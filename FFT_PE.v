==> flow/design.v <==
module FFT_PE(
			 clk, 
			 rst, 			 
			 a, 
			 b,
			 power,			 
			 ab_valid, 
			 fft_a, 
			 fft_b,
			 fft_pe_valid
			 );
input clk, rst; 		 
input signed [31:0] a, b;
input [2:0] power;
input ab_valid;		
output reg [31:0] fft_a, fft_b;
output reg fft_pe_valid;
reg signed [31:0] temp_a[7:0],WR;
reg signed [31:0] temp_b[7:0],WI;
reg [4:0]load,stage,load1;
reg signed [31:0] br1,bi1;
always @(posedge clk or posedge rst) begin
	if (rst) begin
		fft_pe_valid <= 1'd0;
		load <= 5'd0;
		load1 <= 5'd0;
		stage <= 5'd0;
		 WR[0] <= 32'hff000000;
	end
	else if(ab_valid && load1 < 8)begin
	  load1 <= load1 + 5'd1;
	  temp_a[load1] <= a;
	  temp_b[load1] <= b;
	  if (load1 == 5'd8) begin
		load <= 5'd0;
		load1 <= 5'd10;
	  end
	end
	else begin
	  stage <= stage + 5'd1;
	  if (load < 8) begin
		if(stage == 5'd0)begin
			fft_a <= {temp_a[load][31:16] + temp_b[load][31:16],temp_a[load][15:0] + temp_b[load][15:0]};
			br1 <= (temp_a[load][31:16] - temp_b[load][31:16]) * WR + (temp_b[load][15:0] - temp_a[load][15:0]) * WI;
			bi1 <= (temp_a[load][31:16] - temp_b[load][31:16])* WI + (temp_a[load][15:0] - temp_b[load][15:0]) * WR;
		end
		else if (stage == 5'd1) begin
			fft_pe_valid <= 1'd1;
			fft_b[31:16] <= br1[31:16];
			fft_b[15:0] <= bi1[31:16];
		end
		else if (stage == 5'd2) begin
			fft_pe_valid <= 1'd0;
			load <= load + 5'd1;
			stage <= 5'd0;
		end
	  end	  
	  	end
end
endmodule
* Reports on FFT_PE
The steps from the RTL of FFT_PE to its reports follow in flow order.
Line numbers count from 1 in the design file above.
A cell with n/a has no value.
- Top :: FFT_PE
- Clock :: clk
- Library :: sky130hd
- Corner :: tt_025C_1v80

* After elaboration
Yosys after proc, flatten, opt, wreduce and memory -nomap, before mapping. Print and check cells are not counted. Equal cells are merged and count once.
- Register bits :: 656
- Bits of input ports :: 70
- Output and inout bits :: 65
- Cells after elaboration :: 104
- Add/sub/neg operators :: 10
- Multipliers :: 4
- $lt $le $gt $ge :: 2
- Equal/unequal tests :: 20
- Muxes and demuxes :: 21
- Bitwise logic cells :: 3
- Reduce/logical cells :: 19
** Operators by type and width (number)
- multiplier 32 x 31 -> 31 bit :: 2
- multiplier 17 x 32 -> 32 bit :: 2
- parallel mux 32 bit (select 8 bit) :: 2
- 2-to-1 mux 32 bit :: 6
- adder 32 bit :: 2
- 2-to-1 mux 5 bit :: 11
- subtractor 16 x 16 -> 17 bit :: 3
- adder 16 bit :: 2
- == test 3 bit (second input constant) :: 8
- AND reduction 3 bit :: 8
- adder 5 x 1 -> 5 bit (second input constant) :: 3
- == test 3 x 2 -> 1 bit (second input constant) :: 4
- less-than comparator 5 x 4 -> 1 bit (second input constant) :: 2
- AND reduction 5 bit :: 2
- AND reduction 4 bit :: 2
- nonzero test 2 bit :: 3
- == test 3 x 1 -> 1 bit (second input constant) :: 2
- zero test 3 bit :: 2
- == test 5 x 1 -> 1 bit (second input constant) :: 1
- == test 5 x 2 -> 1 bit (second input constant) :: 1
- == test 5 x 4 -> 1 bit (second input constant) :: 1
- zero test 5 bit :: 1
- inequality test 2 bit (second input constant) :: 2
- inverter 1 bit :: 3
- inequality test 2 x 1 -> 1 bit (second input constant) :: 1
- 2-to-1 mux 1 bit :: 2
- logical AND 1 bit :: 1

* Depth
Depth = most cells in a row (Yosys ltp): at word level without a register or memory, in the mapped netlist without a sequential cell, where the memories' decode and read muxes count.
- Depth in word-level cells :: 8
- ABC_AREA :: 1
- Mapped depth :: 21

* Mapped cells and area
The flow's flattened synthesis, as Yosys stat reports it; memories are mapped. The netlist is that of the ABC_AREA named above (0 if unset); the other value can give another one.
Totals and module areas in this step are rounded.
** Cell types (number)
- sky130_fd_sc_hd__edfxtp_1 :: 544
- sky130_fd_sc_hd__nand2_1 :: 453
- sky130_fd_sc_hd__nand3_1 :: 148
- sky130_fd_sc_hd__nor2_1 :: 174
- sky130_fd_sc_hd__ha_1 :: 46
- sky130_fd_sc_hd__a21oi_1 :: 88
- sky130_fd_sc_hd__dfrtp_1 :: 16
- sky130_fd_sc_hd__buf_4 :: 46
- sky130_fd_sc_hd__inv_1 :: 85
- sky130_fd_sc_hd__nand4_1 :: 42
- sky130_fd_sc_hd__a22o_1 :: 19
- sky130_fd_sc_hd__buf_2 :: 32
- sky130_fd_sc_hd__xor2_1 :: 16
- sky130_fd_sc_hd__a221oi_2 :: 8
- sky130_fd_sc_hd__xnor2_1 :: 9
- sky130_fd_sc_hd__buf_6 :: 6
- sky130_fd_sc_hd__a221oi_1 :: 7
- sky130_fd_sc_hd__o21ai_0 :: 12
Not listed: further types 20, cells in them 75.
- Standard cells after synthesis :: 1826
- Mapped area :: 23100 µm²
- Sequential part of the area :: 16700 µm²
- Flip-flop cells :: 560

* Path before layout
Path of least setup slack by OpenSTA after synthesis, without wires, with an ideal clock, recovery checks aside; 20% of the period is set as input and as output delay. Where synthesis merged equal registers, the netlist keeps one of their names.
- Kind :: input-to-reg
- From :: input port rst
- To :: register temp_a[0][0]
- Clock period :: 5020 ps
- Library setup time :: 564 ps
- Launch time at the first pin :: 1004 ps
- Data arrival time :: 6011 ps
- Slack :: -1555 ps
- Delay of the path :: 5571 ps
- Stages on the path :: 3
- Buffers on the path :: 0
- Synthesis period reached :: 6575 ps
"delay of the path" = arrival - input delay + setup time.
"stages on the path": output pins that drive a net of the path, with the launching flip-flop's if there is one; two outputs of one cell count as two.
"synthesis period reached" is the clock period less the worst setup slack; recovery checks do not enter. This is arithmetic on one report: input and output delays are still those of the set period (20% each).
The rows between start and end are the longest chain of elaborated cells between them; the timing report does not say that the signal goes this way. Where chains are equally long, one stands for them.
A line is the first line of the expression or statement that the cell stems from. Yosys adds cells for indexed reads and writes and turns some case tables into memories.
- Cells stage by stage :: sky130_fd_sc_hd__inv_1 sky130_fd_sc_hd__nand2_1 sky130_fd_sc_hd__nor3_1
- Length of the longest elaborated chain :: 2
- Elaborated cells on any way between the ends :: 2
- Source lines of those cells :: 0
- Those cells by class :: logic (1); reduce/logical (1)
** Ends and longest elaborated chain, post-synthesis
- start: declaration :: line 12 : input clk, rst;
- inverter 1 bit
- AND reduction 3 bit
- end: assignment :: line 32 : temp_a[load1] <= a;
- end: declaration :: line 18 : reg signed [31:0] temp_a[7:0],WR;

* Worst path after layout
From the final timing report of flow run 1: the path of least setup slack in the routed layout; clock arrival at registers is part of the times.
The report prints the path's times to 10 ps; the period is as set.
- Kind :: reg-to-reg
- From :: register load[0]
- To :: register fft_a[31]
- Clock period :: 3230 ps
- Library setup time :: 120 ps
- Launch time at the first pin :: 570 ps
- Data arrival time :: 3650 ps
- Slack :: 40 ps
- Stages on the path :: 19
- Buffers on the path :: 4
The rows between start and end are the longest chain of elaborated cells between them; the timing report does not say that the signal goes this way. Where chains are equally long, one stands for them.
At most two assigning lines are given for a register; there are more.
Ways into the end's enable are left out, as the timed path ends at the data pin.
- Cells stage by stage :: sky130_fd_sc_hd__dfrtp_2 sky130_fd_sc_hd__ha_4 sky130_fd_sc_hd__ha_4 sky130_fd_sc_hd__buf_12 sky130_fd_sc_hd__buf_12 sky130_fd_sc_hd__buf_4 sky130_fd_sc_hd__nand2_1 sky130_fd_sc_hd__nand4_1 sky130_fd_sc_hd__nor2_1 sky130_fd_sc_hd__a21oi_1 sky130_fd_sc_hd__ha_1 sky130_fd_sc_hd__nand2_1 sky130_fd_sc_hd__a21oi_2 sky130_fd_sc_hd__nor2_2 sky130_fd_sc_hd__nand2_1 sky130_fd_sc_hd__a21oi_2 sky130_fd_sc_hd__buf_4 sky130_fd_sc_hd__nand3_1 sky130_fd_sc_hd__nand2_1
- Length of the longest elaborated chain :: 6
- Elaborated cells on any way between the ends :: 18
- Those cells by class :: add/sub (1); compare (1); eq/ne (7); mux (8); reduce/logical (1)
** Ends and longest elaborated chain, after layout
- start: declaration :: line 20 : reg [4:0]load,stage,load1;
- start: assignment :: line 25 : load <= 5'd0;
- start: assignment :: line 54 : load <= load + 5'd1;
- == test 3 bit :: line 43 : fft_a <= {temp_a[load][31:16] + temp_b[load][31:16],temp_a[load][15:0] + temp_b[load][15:0]};
- parallel mux 32 bit (select 8 bit) :: line 43
- 2-to-1 mux 32 bit :: line 42 : if(stage == 5'd0)begin
- 2-to-1 mux 32 bit :: line 41 : if (load < 8) begin
- 2-to-1 mux 32 bit :: line 30 : else if(ab_valid && load1 < 8)begin
- adder 16 bit :: line 43
- end: assignment :: line 43
- end: declaration :: line 16 : output reg [31:0] fft_a, fft_b;

==> runs of FFT_PE <==
Measured data: module FFT_PE, platform sky130hd, 2 stored runs of the flow under differing settings, order arbitrary. Input and output delays are each 20% of the period that was set; the output load is 0.01 pF.
"reached clock period" = clock period - worst setup slack. The figure is calculated, with input and output delays left at 20% of the set period.
By "critical path time" is meant the share of the clock period that the worst setup path is allowed (20% is reserved at inputs, 20% at outputs), minus its slack. Clock arrival times at its registers enter into it.
"power consumption" rests on the timing tool's default activity at the inputs, not on a simulated workload.
"critical path time" is known to 10 ps.
The measured numbers are rounded.

* Flow run 1
** Files
==> flow/run.sh <==
#!/bin/bash
# the make line also repeats the synthesis and layout settings of config.mk as NAME=value (left out here)
make -C /OpenROAD-flow-scripts/flow DESIGN_CONFIG=/design/flow/config.mk WORK_HOME=/design/flow/orfs CLKGATE_MAP_FILE= finish
==> flow/config.mk <==
export PLATFORM = sky130hd
export DESIGN_NAME = FFT_PE
export DESIGN_NICKNAME = FFT_PE
export VERILOG_FILES = /design/flow/design.v
export SDC_FILE = /design/flow/constraint.sdc
export NUM_CORES = 4
export LEC_CHECK = 0
export ABC_AREA = 1
export CAP_MARGIN = 20
export CORE_ASPECT_RATIO = 1.5
export CORE_MARGIN = 4
export CORE_UTILIZATION = 30
export GPL_ROUTABILITY_DRIVEN = 1
export HOLD_SLACK_MARGIN = 0.05
export MIN_ROUTING_LAYER = met1
export PLACE_DENSITY = 0.67
export SLEW_MARGIN = 20
==> flow/constraint.sdc <==
create_clock -name core_clock -period 3.23 [get_ports {clk}]
set_input_delay 0.6460 -clock core_clock [delete_from_list [all_inputs] [get_ports {clk}]]
set_output_delay 0.6460 -clock core_clock [all_outputs]
set_load 0.01 [all_outputs]
** Results
- Reached clock period :: 3195 ps
- Worst hold slack in the final report :: 381 ps
- Yosys chip area after synthesis :: 23100 µm²
- Final setup TNS :: 0 ps
- Die size :: 81600 µm²
- Area of the standard cells in the finished layout :: 29500 µm²
- Setup slack of the critical path :: 35 ps
- Post-layout utilization :: 38.7 %
- Critical path time :: 3190 ps
- Type of the worst setup path :: reg-to-reg
- Power consumption :: 14.2 mW

* Flow run 2
** Files
==> flow/run.sh <==
#!/bin/bash
# the make line also repeats the synthesis and layout settings of config.mk as NAME=value (left out here)
make -C /OpenROAD-flow-scripts/flow DESIGN_CONFIG=/design/flow/config.mk WORK_HOME=/design/flow/orfs CLKGATE_MAP_FILE= finish
==> flow/config.mk <==
export PLATFORM = sky130hd
export DESIGN_NAME = FFT_PE
export DESIGN_NICKNAME = FFT_PE
export VERILOG_FILES = /design/flow/design.v
export SDC_FILE = /design/flow/constraint.sdc
export NUM_CORES = 4
export LEC_CHECK = 0
export CAP_MARGIN = 20
export CELL_PAD_IN_SITES_DETAIL_PLACEMENT = 2
export CORE_MARGIN = 2
export CORE_UTILIZATION = 54
export CTS_CLUSTER_DIAMETER = 356
export MAX_ROUTING_LAYER = met5
export MIN_ROUTING_LAYER = met2
export PLACE_DENSITY_LB_ADDON = 0.07
export SETUP_SLACK_MARGIN = -0.15
export SLEW_MARGIN = 20
==> flow/constraint.sdc <==
create_clock -name core_clock -period 2.63 [get_ports {clk}]
set_input_delay 0.5260 -clock core_clock [delete_from_list [all_inputs] [get_ports {clk}]]
set_output_delay 0.5260 -clock core_clock [all_outputs]
set_load 0.01 [all_outputs]
** Results
Not finished: placement ended with error DPL-0033.
